==> flow/design.v <==
module Uart #(
  parameter CLOCK_DIVIDER_WIDTH = 16,
  parameter clock_divider_i = 435
) (
  input reset_i,
  input clock_i,
  input serial_i,
  output serial_o,
  input [7:0] data_i,
  output [7:0] data_o,
  input write_i,
  output write_busy_o,
  output read_ready_o,
  input ack_i,
  input two_stop_bits_i,
  input parity_bit_i,
  input parity_even_i
);
UartTx #(
  .CLOCK_DIVIDER_WIDTH(CLOCK_DIVIDER_WIDTH)
)
uart_tx (
  .reset_i(reset_i),
  .clock_i(clock_i),
  .write_i(write_i),
  .two_stop_bits_i(two_stop_bits_i),
  .parity_bit_i(parity_bit_i),
  .parity_even_i(parity_even_i),
  .data_i(data_i),
  .busy_o(write_busy_o),
  .serial_o(serial_o)
);
UartRx #(
  .CLOCK_DIVIDER_WIDTH(CLOCK_DIVIDER_WIDTH)
)
uart_rx (
  .reset_i(reset_i),
  .clock_i(clock_i),
  .ack_i(ack_i),
  .parity_bit_i(parity_bit_i),
  .parity_even_i(parity_even_i),
  .serial_i(serial_i),
  .data_o(data_o),
  .ready_o(read_ready_o)
);
endmodule
module UartRx #(
  parameter CLOCK_DIVIDER_WIDTH = 16,
  parameter clock_divider_i = 435
) (
  input reset_i,  
  input clock_i,  
  input serial_i,  
  output reg [7:0] data_o = 8'h00,
  output reg ready_o = 1'b0,
  input ack_i,  
  input parity_bit_i,  
  input parity_even_i
);
localparam STATE_IDLE = 0;
localparam STATE_RECEIVE_PACKET = 1;
localparam STATE_VALIDATE_PACKET = 2;
localparam START_BIT_NUM = 6'd0;
localparam PARITY_BIT_NUM = 4'd9;
reg [1:0] state = STATE_IDLE;
reg [CLOCK_DIVIDER_WIDTH - 1:0] bit_timer = 0;
reg [5:0] select_packet_bit = 0;
reg parity_bit = 1'b0;
reg parity_even = 1'b0;
reg ack_has_triggered = 1'b0;
reg [11:0] packet = 12'h000;
wire [CLOCK_DIVIDER_WIDTH - 1:0] bit_timer_start_value = clock_divider_i - 1'd1;
wire [CLOCK_DIVIDER_WIDTH - 1:0] sample_position = clock_divider_i / 2'd2;
wire [3:0] total_bits_to_receive = 4'd10 + parity_bit;
wire start_bit_valid = packet[0] == 1'b0;
wire [3:0] stop_bit_offset = parity_bit ? PARITY_BIT_NUM + 1'd1 : PARITY_BIT_NUM;
wire stop_bit_valid = packet[stop_bit_offset] == 1'b1;
wire even_parity_value =
  1'h01 & (
    packet[8] +
    packet[7] +
    packet[6] +
    packet[5] +
    packet[4] +
    packet[3] +
    packet[2] +
    packet[1]
  );
wire even_parity_valid = packet[PARITY_BIT_NUM] == even_parity_value;
wire odd_parity_valid = packet[PARITY_BIT_NUM] == ~even_parity_value;
wire parity_valid = parity_bit
  ? (parity_even ? even_parity_valid : odd_parity_valid)
  : 1'b1;
wire packet_valid =
  start_bit_valid &&
  parity_valid &&
  stop_bit_valid;
always @ (posedge reset_i, posedge clock_i) begin
  if (reset_i) begin
    state <= STATE_IDLE;
    data_o <= 8'h00;
    ready_o <= 1'b0;
    bit_timer <= 0;
    select_packet_bit <= 0;
    packet <= 12'h000;
    parity_bit <= 1'b0;
    parity_even <= 1'b0;
    ack_has_triggered <= 1'b0;
  end
  else begin
    if (!ack_i)
      ack_has_triggered <= 1'b0;
    if (ack_i && !ack_has_triggered) begin
      ready_o <= 1'b0;
      ack_has_triggered <= 1'b1;
    end
    case (state)
      STATE_IDLE:
        begin
          bit_timer <= bit_timer_start_value;
          select_packet_bit <= 0;
          if (!serial_i && clock_divider_i >= 2'd2) begin
            packet <= 12'h000;
            parity_bit <= parity_bit_i;
            parity_even <= parity_even_i;
            state <= STATE_RECEIVE_PACKET;
          end
        end
      STATE_RECEIVE_PACKET:
        begin
          if (bit_timer == sample_position) begin
            packet[select_packet_bit] <= serial_i;
            select_packet_bit <= select_packet_bit + 1'd1;
            if (select_packet_bit == START_BIT_NUM && serial_i == 1'b1)
              state <= STATE_IDLE;
            else if (select_packet_bit >= total_bits_to_receive - 1'd1)
              state <= STATE_VALIDATE_PACKET;
          end
          if (bit_timer != 0)
            bit_timer <= bit_timer - 1'd1;
          else
            bit_timer <= bit_timer_start_value;
        end
      STATE_VALIDATE_PACKET:
        begin
          if (packet_valid && !ready_o) begin
            data_o <= packet[8:1];
            ready_o <= 1'b1;
          end
          state <= STATE_IDLE;
        end
      default:
        state <= STATE_IDLE;
    endcase
  end
end
endmodule
module UartTx #(
  parameter CLOCK_DIVIDER_WIDTH = 16,
  parameter clock_divider_i = 435
) (
  input reset_i,  
  input clock_i,  
  output reg serial_o = 1'b1,  
  input [7:0] data_i,  
  input write_i,  
  output busy_o,
  input two_stop_bits_i,  
  input parity_bit_i,  
  input parity_even_i  
);
localparam STATE_POST_RESET = 0;
localparam STATE_IDLE = 1;
localparam STATE_SEND_PACKET = 2;
reg [1:0] state = STATE_POST_RESET;
reg [CLOCK_DIVIDER_WIDTH - 1:0] bit_timer = 0;
reg [3:0] select_packet_bit = 0;
reg [7:0] data = 8'h00;
reg two_stop_bits = 1'b0;
reg parity_bit = 1'b0;
reg parity_even = 1'b0;
reg write_has_triggered = 1'b0;
wire [11:0] packet;
wire [CLOCK_DIVIDER_WIDTH - 1:0] clock_divider;
wire [CLOCK_DIVIDER_WIDTH - 1:0] bit_timer_start_value;
wire [3:0] total_bits_to_send = 4'd10 + two_stop_bits + parity_bit;
wire even_parity_value =
  1'h01 & (
    packet[8] +
    packet[7] +
    packet[6] +
    packet[5] +
    packet[4] +
    packet[3] +
    packet[2] +
    packet[1]
  );
assign busy_o = (state == STATE_IDLE && !reset_i) ? 1'b0 : 1'b1;
assign clock_divider = (clock_divider_i > 0) ? clock_divider_i - 1'd1 : 1'd0;
assign bit_timer_start_value = clock_divider;
assign packet[0] = 1'b0;  
assign packet[8:1] = data;
assign packet[9] = parity_bit
  ? (parity_even ? even_parity_value : ~even_parity_value)  
  : 1'b1;  
assign packet[11:10] = 2'b11;  
always @ (posedge reset_i, posedge clock_i) begin
  if (reset_i) begin
    state <= STATE_POST_RESET;
    serial_o <= 1'b1;
    bit_timer <= bit_timer_start_value;
    select_packet_bit <= 0;
    data <= 8'h00;
    two_stop_bits <= 1'b0;
    parity_bit <= 1'b0;
    parity_even <= 1'b0;
    write_has_triggered <= 1'b0;
  end
  else begin
    if (!write_i)
      write_has_triggered <= 1'b0;
    case (state)
      STATE_POST_RESET:
        if (bit_timer != 0) begin
          bit_timer <= bit_timer - 1'd1;
        end
        else if (select_packet_bit < 4'd12) begin
          bit_timer <= bit_timer_start_value;
          select_packet_bit <= select_packet_bit + 1'd1;
        end
        else begin
          state <= STATE_IDLE;
        end
      STATE_IDLE:
        begin
          serial_o <= 1'b1;
          bit_timer <= bit_timer_start_value;
          select_packet_bit <= 0;
          if (write_i && !write_has_triggered) begin
				data <= 8'b00110011;
            two_stop_bits <= two_stop_bits_i;
            parity_bit <= parity_bit_i;
            parity_even <= parity_even_i;
            write_has_triggered <= 1'b1;
            state <= STATE_SEND_PACKET;
          end
        end
      STATE_SEND_PACKET:
        if (select_packet_bit < total_bits_to_send) begin
          serial_o <= packet[select_packet_bit];
          if (bit_timer != 0) begin
            bit_timer <= bit_timer - 1'd1;
          end
          else begin
            bit_timer <= bit_timer_start_value;
            select_packet_bit <= select_packet_bit + 1'd1;
          end
        end
        else begin
          state <= STATE_IDLE;
        end
      default:
        state <= STATE_IDLE;
    endcase
  end
end
endmodule
# Reports on Uart
# Tool output for the design above, in the order of the flow.
# Lines are those of the file above, counted from 1.
# Operators carry their Yosys type and port widths (W data, S select, Z words).
# Cell names lack the library's common part.
# A cell with - has no value.
[design]
top = "Uart"
clk_port = "clock_i"
library = "sky130hd"
pvt_corner = "tt_025C_1v80"

# Word level
# Yosys after proc, flatten, opt, wreduce and memory -nomap, before mapping. Memory bits, and registers merged into a memory's read port (data or address), are not among the register bits. Print and check cells are not counted. Equal cells are merged and count once.
[word_totals]
ff_bits = 76
latchBits = 0
mem_bits_rw = 0
rom_bits = 0
clocked_rd_ports_x_width = 0
memories = 0
inputBits = 16
out_inout_bits = 11
elab_cells = 142
[op_classes]
add_sub_neg = 19
multipliers = 0
div_mod_pow = 0
compare = 3
n_eq = 19
shifts = 4
muxes = 43
logic = 7
reduce_logical = 29
[ops]
columns = ["op", "n"]
rows = [
  ["$mux W16", 5],
  ["$pmux W16 S3", 1],
  ["$sub A16 B1 Y16 const B", 2],
  ["$reduce_bool A16 Y1", 2],
  ["$pmux W16 S2", 1],
  ["$shiftx A12 B4 Y1", 2],
  ["$pmux W12 S2", 1],
  ["$mux W12", 2],
  ["$mux W2", 9],
  ["$eq A16 B8 Y1 const B", 1],
  ["$mux W4", 4],
  ["$mux W1", 14],
  ["$shift A1 B7 Y12", 1],
  ["$shift A1 B7 Y12 const A", 1],
  ["$and A12 B12 Y12", 1],
  ["$or A12 B12 Y12", 1],
  ["$not A12 Y12", 1],
  ["$ne A2 B2 Y1 const B", 6],
  ["$pmux W6 S2", 1],
  ["$pmux W4 S3", 1],
  ["$add A1 B1 Y1", 10],
  ["$reduce_and A2 Y1", 5],
  ["$reduce_and A3 Y1", 3],
  ["$ne A2 B1 Y1 const B", 4],
  ["$add A4 B1 Y4 const A", 2],
  ["$logic_and A1 B1 Y1", 7],
  ["$neg A6 Y7", 1],
  ["$ne A3 B1 Y1 const B", 2],
]
# Other operator kinds: 22; their cells: 33.

# Longest topological paths
# Longest topological path by Yosys (ltp), each cell counted once; first at word level (registers and memories cut), then after technology mapping (sequential cells cut; the memories' decode and read muxes count).
[depth]
depth_word = 16
abc_area = 0
mapped_depth = 12

# Synthesis result
# Yosys stat after the flow's synthesis: flattened, memories mapped to cells. It holds for the ABC_AREA given above (unset counts as 0); a run with the other value may have another netlist.
# Totals and module areas in this step are rounded.
[mapped]
stdcells = 455
synth_area_um2 = 4344
ff_cells = 75
[types]
columns = ["cell", "n"]
rows = [
  ["dfrtp_1", 69],
  ["o21ai_0", 40],
  ["ha_1", 15],
  ["nor2_1", 43],
  ["dfstp_2", 6],
  ["mux2_2", 13],
  ["a21oi_1", 29],
  ["xor2_1", 13],
  ["nand2_1", 29],
  ["xnor2_1", 9],
  ["nand2b_1", 12],
  ["nor3_1", 15],
  ["or3_1", 10],
  ["inv_1", 15],
  ["clkbuf_1", 14],
  ["nand4_1", 8],
  ["nand3_1", 9],
  ["nor4_4", 2],
]
# Not listed: further types 48, cells in them 104.
# By module: a second synthesis without flattening, with its own total; a netlist apart from the flattened one above.
[hier_totals]
hier_cells = 471
area_unflattened_um2 = 4340
# Each row is one instance without its submodules.
[by_module]
columns = ["module", "instances", "cells", "area_um2"]
rows = [
  ["UartRx #(CLOCK_DIVIDER_WIDTH=16)", 1, 297, 2706],
  ["UartTx #(CLOCK_DIVIDER_WIDTH=16)", 1, 174, 1634],
  ["Uart", 1, 0, 0.0],
]

# Worst setup path after synthesis
# Source: OpenSTA report_checks on the synthesized netlist (no wires, ideal clock, input and output delay 20% of the period each), path of least setup slack; recovery checks are left aside. Register names are those of the netlist, which keeps one name where synthesis merged equal registers.
[synth_timing]
path_kind = "input port to output port"
start = "input reset_i"
end = "output write_busy_o"
tclk_ns = 5.03
t_first_pin_ns = 1.006
arrival_time_ns = 2.865
path_slack_ns = 1.159
delay_ns = 1.859
path_stages = 2
n_path_buf = 0
synth_period_reached_ns = 3.871
# "delay_ns" = arrival - input delay + setup time.
# A path that ends at an output port has no setup time.
# "path_stages" counts driving pins, that of a launching flip-flop among them; a cell with two outputs on the path counts twice.
# "synth_period_reached_ns" is the clock period less the worst setup slack; recovery checks do not enter. This is arithmetic on one report: input and output delays are still those of the set period (20% each).
# Between the ends stands the longest chain of elaborated cells between them, by number of cells; it is not shown to be the way that was timed. Of several equally long chains one is given.
# Each line given opens the expression or statement behind the cell; cells for indexed reads and writes are added by Yosys, which also makes memories of some case tables.
[synth_via]
cell_sequence = "inv_1 nand2_1"
elab_chain_len = 3
[synth_rtl]
columns = ["element", "line_no", "text"]
rows = [
  ["from (decl)", 5, "input reset_i,"],
  ["$logic_not A1 Y1", 198, "assign busy_o = (state == STATE_IDLE && !reset_i) ? 1'b0 : 1'b1;"],
  ["$logic_and A1 B1 Y1", 198, ""],
  ["$mux W1", 198, ""],
  ["to (decl)", 12, "output write_busy_o,"],
]

# Timing after layout
# From the final timing report of record 1: the path of least setup slack in the routed layout; clock arrival at registers is part of the times.
[layout_timing]
path_kind = "flip-flop to output port"
start = "register uart_tx.state[1]"
end = "output write_busy_o"
tclk_ns = 3.89
t_first_pin_ns = 0.34
arrival_time_ns = 2.42
path_slack_ns = 0.70
path_stages = 6
n_path_buf = 3
# Between the ends stands the longest chain of elaborated cells between them, by number of cells; it is not shown to be the way that was timed. Of several equally long chains one is given.
# A register here has more assigning lines than the two given.
[layout_via]
cell_sequence = "dfrtp_1 clkdlybuf4s50_2 and2b_2 clkbuf_1 nand2_1 clkdlybuf4s50_1"
elab_chain_len = 3
[layout_rtl]
columns = ["element", "line_no", "text"]
rows = [
  ["from (decl)", 175, "reg [1:0] state = STATE_POST_RESET;"],
  ["from (assign)", 209, "state <= STATE_POST_RESET;"],
  ["from (assign)", 232, "state <= STATE_IDLE;"],
  ["$eq A2 B1 Y1", 198, "assign busy_o = (state == STATE_IDLE && !reset_i) ? 1'b0 : 1'b1;"],
  ["$logic_and A1 B1 Y1", 198, ""],
  ["$mux W1", 198, ""],
  ["to (decl)", 12, "output write_busy_o,"],
]

# 2 stored runs of Uart in the flow (synthesis by Yosys, layout by OpenROAD, sky130hd cells), in arbitrary order. Constraints: input delay and output delay 20% of the set period each, output load 0.01 pF.
# By "achieved_period_ns" is meant the clock period of the run minus its worst setup slack. This is arithmetic on one report: input and output delays are still those of the set period (20% each).
# "worst_setup_path_time_ns" means the part of the period allowed to the worst setup path (the constraints hold back 20% at inputs and 20% at outputs) less its slack; where the path has registers, the arrival times of their clocks count too.
# "power.total_uw" rests on the timing tool's default activity at the inputs, not on a simulated workload.
# Results are given in rounded form.

[[run]]
name = "record 1"
[run.settings]
period_ns = 3.89
CORE_UTILIZATION = 21
CORE_ASPECT_RATIO = 0.74
CELL_PAD_IN_SITES_GLOBAL_PLACEMENT = 1
GPL_TIMING_DRIVEN = 0
CTS_CLUSTER_SIZE = 25
CAP_MARGIN = 0
CORE_MARGIN = 2
SLEW_MARGIN = 20
[run.results]
achieved_period_ns = 3.194
worst_hold_slack_ns = 0.482
die_footprint_um2 = 21870
worstSetupSlack_ns = 0.696
power.total_uw = 2492
worst_setup_path_time_ns = 2.42
worstPathKind = "flip-flop to output port"
post_synth_area_um2 = 4344
fin_util_pct = 25.9
finalCellArea_um2 = 5275
tns_ns = 0.000

[[run]]
name = "record 2"
[run.settings]
period_ns = 4.4
CORE_UTILIZATION = 49
PLACE_DENSITY_LB_ADDON = 0.18
CORE_ASPECT_RATIO = 0.58
CELL_PAD_IN_SITES_DETAIL_PLACEMENT = 1
ABC_AREA = 1
GPL_TIMING_DRIVEN = 1
CTS_CLUSTER_SIZE = 100
MAX_ROUTING_LAYER = "met4"
CAP_MARGIN = 20
CORE_MARGIN = 2
SLEW_MARGIN = 20
[run.results]
achieved_period_ns = 2.925
worst_hold_slack_ns = 0.476
die_footprint_um2 = 10460
worstSetupSlack_ns = 1.475
power.total_uw = 2810
worst_setup_path_time_ns = 1.17
worstPathKind = "input port to output port"
post_synth_area_um2 = 4720
fin_util_pct = 56.9
finalCellArea_um2 = 5363
tns_ns = 0.000
